==> flow/design.v <==
module claendar (clk,Less,Middle,Big,Day,Month,Year,sign_in,reset,set,Less_uart,Middle_uart,Big_uart,uart_sign);
input clk,Less,Middle,Big,sign_in,reset,set,uart_sign;
input [6:0]Less_uart,Middle_uart,Big_uart;
output reg [6:0]Year = 5'd24;
output reg [6:0]Day = 5'd3;
output reg [6:0]Month = 5'd3;
integer x=0;
wire sign2;
reg flag = 1'b0;
integer y = 0;
always@ (posedge clk)
begin
if (sign_in == 1'b1 && flag == 0)
begin
x <= 1'b1;
flag <= 1'b1;
end
else if (sign_in == 1'b1 && flag == 1) x <= 1'b0;
else if (sign_in == 1'b0 && flag == 1) flag <= 1'b0;
end
assign sign2 = x;
always@ (posedge clk)
begin
case (Month)
7'd1 : y = 1;
7'd2 : begin if (Year % 4 == 0)y = 2;else y=3; end
7'd3 : y = 1;
7'd4 : y = 4;
7'd5 : y = 1;
7'd6 : y = 4;
7'd7 : y = 1;
7'd8 : y = 1;
7'd9 : y = 4;
7'd10 : y = 1;
7'd11  : y = 4;
7'd12 : y = 1;
default y = 0;
endcase
end
always@(posedge clk,negedge reset)
begin
if (!reset)
begin
Year = 7'd24;
Day = 7'd3;
Month = 7'd3;
end
else if (set == 1 && uart_sign == 0)
begin
if (Less == 1'b1 && Middle == 1'b0 && Big == 1'b0)
begin
if (Day >= 30 && y==4) Day <= 1;
else if (Day >=31 && y==1) Day <= 1;
else if (Day >= 28 && y==3) Day <= 1;
else if (Day >= 29 && y==2) Day <= 1;
else Day <= Day + 1;
end
else if (Less == 1'b0 && Middle == 1'b1 && Big == 1'b0)
begin
if (Month >= 12)
begin
Month <= 7'd1;
end
else Month <= Month + 1;
end
else if (Less == 1'b0 && Middle ==1'b0 && Big == 1'b1) Year <= Year + 1;
end
else if (set == 1 && uart_sign == 1)
begin
Day <= Less_uart;
Month <= Middle_uart;
Year <= Big_uart;
end
else if (sign2 == 1)
begin
if (Day >= 30 && y==4) 
begin
Day <= 1;
Month <= Month + 1;
end
else if (Day >=31 && y==1) 
begin
Day <= 1;
Month <= Month +1;
end
else if (Day >= 28 && y==3)
begin
Day <= 1;
Month <= Month +1;
end
else if (Day >= 29 && y==2) 
begin
Day <= 1;
Month <= Month +1;
end
else if (Month >12)
begin
Year <= Year + 1;
Month <= 1'b1;
end
else Day <= Day + 1;
end
end
endmodule
Step by step through the tools: claendar
Tool output for the design above, in the order of the flow.
Line numbers count from 1 in the design file above.
{ "design": {"top": "claendar", "clock": "clk", "library": "sky130hd", "corner": "tt_025C_1v80"} }

Word level
Yosys after proc, flatten, opt, wreduce and memory -nomap, before mapping. Memory bits, and registers merged into a memory's read port (data or address), are not among the register bits. Print and check cells are not counted. Equal cells are merged and count once.
{ "bits": {"regBits": 26, "inputBits": 29, "output_inout_bits": 21, "wordCells": 110} }
{ "op_classes": {"addsub": 3, "compare": 6, "n_eq": 26, "mux": 37, "n_logic": 7, "n_reduce_logical": 25} }
{ "ops": {"columns": ["operator", "count"], "rows": [
  ["two-way mux 7 bit", 35],
  ["== test 7 x 4 -> 1 bit with constant B", 5],
  ["logical NOT 32 bit", 1],
  ["== test 7 x 3 -> 1 bit with constant B", 4],
  [">= comparator 7 x 5 -> 1 bit with constant B", 4],
  ["adder 7 x 1 -> 7 bit with constant B", 3],
  ["logical AND 1 bit", 15],
  ["== test 7 x 2 -> 1 bit with constant B", 2],
  ["!= test 3 bit with constant B", 4],
  ["AND reduction 9 bit", 1],
  ["parallel mux 3 bit (select 3 bit)", 1],
  ["inverter 1 bit", 7],
  ["== test 7 x 1 -> 1 bit with constant B", 1],
  [">= comparator 7 x 4 -> 1 bit with constant B", 1],
  ["greater-than comparator 7 x 4 -> 1 bit with constant B", 1],
  ["!= test 7 bit with constant B", 1],
  ["nonzero test 7 bit", 1],
  ["OR reduction 7 bit", 1],
  ["!= test 2 x 1 -> 1 bit with constant B", 3],
  ["== test 3 x 2 -> 1 bit with constant B", 2],
  ["nonzero test 3 bit", 2],
  ["!= test 2 bit with constant B", 2],
  ["AND reduction 4 bit", 1],
  ["OR reduction 4 bit", 1],
  ["== test 3 x 1 -> 1 bit with constant B", 1],
  ["== test 3 bit with constant B", 1],
  ["AND reduction 3 bit", 1],
  ["AND reduction 2 bit", 1],
  ["two-way mux 1 bit", 1]
]} }

Depth
Depth = most cells in a row (Yosys ltp): at word level without a register or memory, in the mapped netlist without a sequential cell, where the memories' decode and read muxes count.
{ "logic_depth": {"ltp_word": 9, "abc_area": 0, "ltp_mapped": 10, "mapped_depth_nobuf": 9} }

Netlist
The flow's flattened synthesis, as Yosys stat reports it; memories are mapped. The netlist is that of the ABC_AREA named above (0 if unset); the other value can give another one.
The area totals of this step are shown rounded.
{ "types": {"columns": ["type", "count", "area_total_um2"], "rows": [
  ["sky130_fd_sc_hd__dfrtp_1", 15, 375.36],
  ["sky130_fd_sc_hd__dfstp_2", 6, 157.651],
  ["sky130_fd_sc_hd__ha_1", 9, 112.608],
  ["sky130_fd_sc_hd__nand2_1", 28, 105.101],
  ["sky130_fd_sc_hd__dfxtp_1", 5, 100.096],
  ["sky130_fd_sc_hd__o21ai_0", 18, 90.086],
  ["sky130_fd_sc_hd__a21oi_1", 15, 75.072],
  ["sky130_fd_sc_hd__nand3_1", 13, 65.062],
  ["sky130_fd_sc_hd__inv_1", 17, 63.811],
  ["sky130_fd_sc_hd__nor2_1", 16, 60.058],
  ["sky130_fd_sc_hd__a22o_1", 4, 35.034],
  ["sky130_fd_sc_hd__nand4_1", 5, 31.28],
  ["sky130_fd_sc_hd__clkbuf_1", 7, 26.275],
  ["sky130_fd_sc_hd__o22ai_1", 4, 25.024],
  ["sky130_fd_sc_hd__a22oi_1", 3, 22.522],
  ["sky130_fd_sc_hd__o211ai_1", 3, 22.522],
  ["sky130_fd_sc_hd__o31ai_1", 3, 22.522],
  ["sky130_fd_sc_hd__nor3_1", 4, 20.019]
]} }
Other cell types: 27; their cells: 37.
{ "mapped": {"stdcells": 212, "synth_area_um2": 1710, "ffs": 26, "buffers": 9} }

Worst setup path after synthesis
Source: OpenSTA report_checks on the synthesized netlist (no wires, ideal clock, input and output delay 20% of the period each), path of least setup slack; recovery checks are left aside. Register names are those of the netlist, which keeps one name where synthesis merged equal registers.
{ "synth_timing": {"path_type": "register to register", "start": "register Day[1]", "end": "register Month[5]", "tclk_ns": 3.63, "arrival_ns": 2.176, "required_time_ns": 3.561, "slack_ns": 1.385, "path_delay_ns": 2.245, "driving_pins": 9, "path_buffers": 0, "period_less_setup_slack_ns": 2.245} }
"path_delay_ns" = arrival - input delay + setup time.
"driving_pins" counts driving pins, that of a launching flip-flop among them; a cell with two outputs on the path counts twice.
"period_less_setup_slack_ns" is the clock period less the worst setup slack; recovery checks do not enter. This is arithmetic on one report: input and output delays are still those of the set period (20% each).
The rows between start and end are the longest chain of elaborated cells between them; the timing report does not say that the signal goes this way. Where chains are equally long, one stands for them.
Each line given opens the expression or statement behind the cell; cells for indexed reads and writes are added by Yosys, which also makes memories of some case tables.
At most two assigning lines are given for a register; there are more.
{ "synth_via": {"path_cell_list": "sky130_fd_sc_hd__dfstp_2 sky130_fd_sc_hd__ha_1 sky130_fd_sc_hd__nand4_1 sky130_fd_sc_hd__o211ai_1 sky130_fd_sc_hd__nand4_1 sky130_fd_sc_hd__a21oi_2 sky130_fd_sc_hd__nand2_1 sky130_fd_sc_hd__or4_1 sky130_fd_sc_hd__nand3_1", "elab_chain_cells": 9, "cone_cells": 17, "cone_classes": "compare: 4; mux: 7; reduce/logical: 6"} }
{ "synth_lines": {"columns": ["item", "line", "text"], "rows": [
  ["start, declared", 5, "output reg [6:0]Day = 5'd3;"],
  ["start, assigned", 56, "else Day <= Day + 1;"],
  ["start, assigned", 70, "Day <= Less_uart;"],
  [">= comparator 7 x 5 -> 1 bit", 91, "else if (Day >= 29 && y==2)"],
  ["logical AND 1 bit", 91, null],
  ["two-way mux 7 bit", 91, null],
  ["two-way mux 7 bit", 86, "else if (Day >= 28 && y==3)"],
  ["two-way mux 7 bit", 81, "else if (Day >=31 && y==1)"],
  ["two-way mux 7 bit", 76, "if (Day >= 30 && y==4)"],
  ["two-way mux 7 bit", 74, "else if (sign2 == 1)"],
  ["two-way mux 7 bit", 68, "else if (set == 1 && uart_sign == 1)"],
  ["two-way mux 7 bit", 48, "else if (set == 1 && uart_sign == 0)"],
  ["end, assigned", 64, "else Month <= Month + 1;"],
  ["end, assigned", 71, "Month <= Middle_uart;"],
  ["end, declared", 6, "output reg [6:0]Month = 5'd3;"]
]} }

Path in the finished layout
From the final timing report of record 1: the path of least setup slack in the routed layout; clock arrival at registers is part of the times.
{ "layout_timing": {"path_type": "register to register", "start": "register Day[6]", "end": "register Month[1]", "tclk_ns": 2.38, "arrival_ns": 2.51, "required_time_ns": 2.59, "slack_ns": 0.08, "driving_pins": 9, "path_buffers": 1} }
The rows between start and end are the longest chain of elaborated cells between them; the timing report does not say that the signal goes this way. Where chains are equally long, one stands for them.
At most two assigning lines are given for a register; there are more.
{ "layout_via": {"path_cell_list": "sky130_fd_sc_hd__dfrtp_1 sky130_fd_sc_hd__or3_1 sky130_fd_sc_hd__o311a_1 sky130_fd_sc_hd__o21ai_4 sky130_fd_sc_hd__buf_6 sky130_fd_sc_hd__a21oi_4 sky130_fd_sc_hd__a32o_2 sky130_fd_sc_hd__and2_4 sky130_fd_sc_hd__a221o_1", "elab_chain_cells": 9, "cone_cells": 17, "cone_classes": "compare: 4; mux: 7; reduce/logical: 6"} }
{ "layout_lines": {"columns": ["item", "line", "text"], "rows": [
  ["start, declared", 5, "output reg [6:0]Day = 5'd3;"],
  ["start, assigned", 56, "else Day <= Day + 1;"],
  ["start, assigned", 70, "Day <= Less_uart;"],
  [">= comparator 7 x 5 -> 1 bit", 91, "else if (Day >= 29 && y==2)"],
  ["logical AND 1 bit", 91, null],
  ["two-way mux 7 bit", 91, null],
  ["two-way mux 7 bit", 86, "else if (Day >= 28 && y==3)"],
  ["two-way mux 7 bit", 81, "else if (Day >=31 && y==1)"],
  ["two-way mux 7 bit", 76, "if (Day >= 30 && y==4)"],
  ["two-way mux 7 bit", 74, "else if (sign2 == 1)"],
  ["two-way mux 7 bit", 68, "else if (set == 1 && uart_sign == 1)"],
  ["two-way mux 7 bit", 48, "else if (set == 1 && uart_sign == 0)"],
  ["end, assigned", 64, "else Month <= Month + 1;"],
  ["end, assigned", 71, "Month <= Middle_uart;"],
  ["end, declared", 6, "output reg [6:0]Month = 5'd3;"]
]} }

Design claendar on sky130hd. What follows are 2 stored runs of the flow, each under its own settings; their order means nothing. The constraints put input and output delay at 20% of the set period each and load the outputs with 0.01 pF.
"period_less_ws_ns" is the run's clock period less its worst setup slack. It is reckoned from that one timing run; input and output delays stay at 20% of the period that was set.
"critical_path_time_ns" is the time allowed to the run's worst setup path (the clock period less input and output delay, where it has them) less its slack. Clock arrival times count: a late capture clock shortens it, a late launch clock lengthens it.
By "final_power_mw" is meant OpenSTA's value without simulated activity: inputs other than the clock are taken to toggle once in ten clock periods, and the tool carries that through the logic.
The measured numbers are rounded.
[
  {
    "run": "record 1",
    "settings": { "period_ns": 2.38, "SETUP_SLACK_MARGIN": 0.24, "CAP_MARGIN": 20, "CORE_MARGIN": 2, "CORE_UTILIZATION": 40, "SLEW_MARGIN": 20 },
    "results": { "synthArea_um2": 1710, "holdWs_ns": 0.412, "fin_util_pct": 67.2, "period_less_ws_ns": 2.295, "worst_setup_slack_ns": 0.085, "final_power_mw": 3.01, "die_footprint_um2": 4810, "critical_path_time_ns": 2.30, "critical_path_type": "register to register" }
  },
  {
    "run": "record 2",
    "settings": { "period_ns": 3.65, "CORE_UTILIZATION": 72, "SETUP_SLACK_MARGIN": 0.47, "PLACE_DENSITY_LB_ADDON": 0.29, "CORE_ASPECT_RATIO": 1.55, "CELL_PAD_IN_SITES_GLOBAL_PLACEMENT": 3, "ABC_AREA": 0, "GPL_TIMING_DRIVEN": 0, "SLEW_MARGIN": 0, "CAP_MARGIN": 20, "CORE_MARGIN": 2 },
    "outcome": "not finished: placement ended with error FLW-0024"
  }
]
